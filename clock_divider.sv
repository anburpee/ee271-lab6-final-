==> flow/design.v <==
module clock_divider (clock, reset, divided_clocks);
	input logic reset, clock;
	output logic [31:0] divided_clocks = 0;  
	always_ff @(posedge clock) begin
		if (reset)
			divided_clocks <= '0;
		else
			divided_clocks <= divided_clocks + 1;
	end
endmodule
### From RTL to reports: clock_divider

Tool output for the design above, in the order of the flow.
Line numbers count from 1 in the design file above.
Library cell names are shortened.
The mark -- stands for no value.

| inputs | value |
|---|---|
| design top | clock_divider |
| clock input | clock |
| library | sky130hd |
| corner | tt_025C_1v80 |

### Elaborated design

Source: Yosys, flattened and elaborated, memories not mapped. Widths are those after wreduce; folded enables and synchronous resets count as part of the registers. Registers that Yosys merges into a memory's read port (data or address) are not register bits. Print and check cells do not count. Equal cells are merged and count once.

| operators by class | value |
|---|---|
| $add $sub $neg | 1 |

Operator list:

| cell | count |
|---|---|
| adder 32 x 1 -> 32 bit (second input constant) | 1 |

| bit counts | value |
|---|---|
| input port bits | 2 |
| output and inout bits | 32 |
| register bits | 32 |

### Longest topological paths

Longest topological path by Yosys (ltp), each cell counted once; first at word level (registers and memories cut), then after technology mapping (sequential cells cut; the memories' decode and read muxes count).

| logic depth | value |
|---|---|
| depth in word-level cells | 1 |
| ABC_AREA | 0 |
| gate-level depth with buffers | 6 |
| depth with buffers taken out | 5 |

### Synthesis result

The flow's flattened synthesis, as Yosys stat reports it; memories are mapped. The netlist is that of the ABC_AREA named above (0 if unset); the other value can give another one.

Cell types:

| type | count |
|---|---|
| dfxtp_1 | 32 |
| or4_1 | 12 |
| a21oi_1 | 17 |
| o31ai_1 | 11 |
| nor2_1 | 14 |
| xnor2_1 | 5 |
| nand2_1 | 11 |
| nand3_1 | 8 |
| or3_1 | 6 |
| xor2_1 | 4 |
| mux2_2 | 3 |
| nand4_1 | 5 |
| nor2b_1 | 5 |
| o21ai_0 | 6 |
| buf_6 | 2 |
| inv_1 | 5 |
| nor4_1 | 3 |
| and4_1 | 2 |

Not listed: further types 11, cells in them 17.

| synthesis totals | value |
|---|---|
| flip-flop cells | 32 |
| mapped cells | 168 |
| cell area after synthesis | 1475.2 µm² |
| area of sequential cells | 640.6 µm² |

### Timing after synthesis

OpenSTA on the mapped netlist: ideal clock, no wires. The path of least setup slack (recovery checks aside). Input and output delay are each 20% of the period. Register names are those of the netlist, which keeps one name where synthesis merged equal registers.

| timing post-synthesis | value |
|---|---|
| path type | reg2reg |
| start | register divided_clocks[0] |
| end | register divided_clocks[22] |
| period | 2110 ps |
| arrival time | 1981 ps |
| required time | 2040 ps |
| setup time | 70 ps |
| delay of the path | 2051 ps |
| path slack | 59 ps |
| launch time at the first pin | 0 ps |
| buffers on the path | 1 |
| stages | 7 |
| period reached after synthesis | 2051 ps |

"delay of the path" = arrival - input delay + setup time.
"stages" counts driving pins, that of a launching flip-flop among them; a cell with two outputs on the path counts twice.
"period reached after synthesis" is the clock period less the worst setup slack; recovery checks do not enter. This is arithmetic on one report: input and output delays are still those of the set period (20% each).
Between the ends stands the longest chain of elaborated cells between them, by number of cells; it is not shown to be the way that was timed. Of several equally long chains one is given.
Each line given opens the expression or statement behind the cell; cells for indexed reads and writes are added by Yosys, which also makes memories of some case tables.

| on the way, post-synthesis | value |
|---|---|
| cell sequence | dfxtp_1 > ha_1 > and4_4 > or4b_1 > buf_2 > or4_1 > a21oi_1 |
| length of the longest elaborated chain | 1 |
| elaborated cells between the ends (all ways) | 1 |
| source lines of those cells | 1 |
| those cells by class | add/sub: 1 |

RTL lines, path post-synthesis:

| what | line | text |
|---|---|---|
| from (decl) | 3 | `output logic [31:0] divided_clocks = 0;` |
| from (assign) | 6 | `divided_clocks <= '0;` |
| from (assign) | 8 | `divided_clocks <= divided_clocks + 1;` |
| adder 32 x 1 -> 32 bit | 8 |  |
| to (assign) | 6 |  |
| to (assign) | 8 |  |
| to (decl) | 3 |  |

### Timing after layout

From the final timing report of run A: the path of least setup slack in the routed layout; clock arrival at registers is part of the times.
The report prints the path's times to 10 ps; the period is as set.

| timing post-layout | value |
|---|---|
| path type | reg2reg |
| start | register divided_clocks[0] |
| end | register divided_clocks[20] |
| launch time at the first pin | 330 ps |
| stages | 6 |
| required time | 2220 ps |
| buffers on the path | 0 |
| path slack | 40 ps |
| arrival time | 2190 ps |
| period | 1950 ps |
| setup time | 60 ps |

Between the ends stands the longest chain of elaborated cells between them, by number of cells; it is not shown to be the way that was timed. Of several equally long chains one is given.

| on the way, post-layout | value |
|---|---|
| cell sequence | dfxtp_4 > ha_4 > and4_4 > or4b_4 > or4_1 > a21oi_2 |
| length of the longest elaborated chain | 1 |
| elaborated cells between the ends (all ways) | 1 |
| source lines of those cells | 1 |
| those cells by class | add/sub: 1 |

RTL lines, path post-layout:

| what | line | text |
|---|---|---|
| from (decl) | 3 | `output logic [31:0] divided_clocks = 0;` |
| from (assign) | 6 | `divided_clocks <= '0;` |
| from (assign) | 8 | `divided_clocks <= divided_clocks + 1;` |
| adder 32 x 1 -> 32 bit | 8 |  |
| to (assign) | 6 |  |
| to (assign) | 8 |  |
| to (decl) | 3 |  |

==> results <==
Module clock_divider, platform sky130hd: 2 stored runs of the flow (Yosys, OpenROAD) with differing settings, in no particular order. Input and output delays are each 20% of the period that was set; the output load is 0.01 pF.
By "time used up by the worst setup path" is meant the share of the clock period that the worst setup path is allowed (20% is reserved at inputs, 20% at outputs), minus its slack. Clock arrival times at its registers enter into it.
"power consumption" rests on the timing tool's default activity at the inputs, not on a simulated workload.
"time used up by the worst setup path" is known to 10 ps.

#### Run A

| setting | value |
|---|---|
| period_ns | `1.95` |
| CORE_UTILIZATION | `41` |
| PLACE_DENSITY | `0.81` |
| CORE_ASPECT_RATIO | `1.04` |
| CTS_CLUSTER_SIZE | `52` |
| CAP_MARGIN | `20` |
| MIN_ROUTING_LAYER | `met1` |
| MAX_ROUTING_LAYER | `met4` |
| CORE_MARGIN | `2` |
| SLEW_MARGIN | `20` |

| result | value |
|---|---|
| synthesized cell area | 1475.2 µm² |
| area inside the die boundary | 4094.0 µm² |
| std-cell area (final layout) | 2232.1 µm² |
| post-layout utilization | 0.639 |
| worst setup slack after layout | 35 ps |
| lowest hold slack | 511 ps |
| power consumption | 0.001116 W |
| time used up by the worst setup path | 1910 ps |
| type of the worst setup path | reg2reg |

#### Run B

| setting | value |
|---|---|
| period_ns | `2.04` |
| SETUP_SLACK_MARGIN | `0.54` |
| CAP_MARGIN | `20` |
| CORE_MARGIN | `2` |
| CORE_UTILIZATION | `40` |
| SLEW_MARGIN | `20` |

| result | value |
|---|---|
| synthesized cell area | 1475.2 µm² |
| area inside the die boundary | 4190.0 µm² |
| std-cell area (final layout) | 2457.4 µm² |
| post-layout utilization | 0.681 |
| worst setup slack after layout | 164 ps |
| lowest hold slack | 497 ps |
| power consumption | 0.001219 W |
| time used up by the worst setup path | 1880 ps |
| type of the worst setup path | reg2reg |
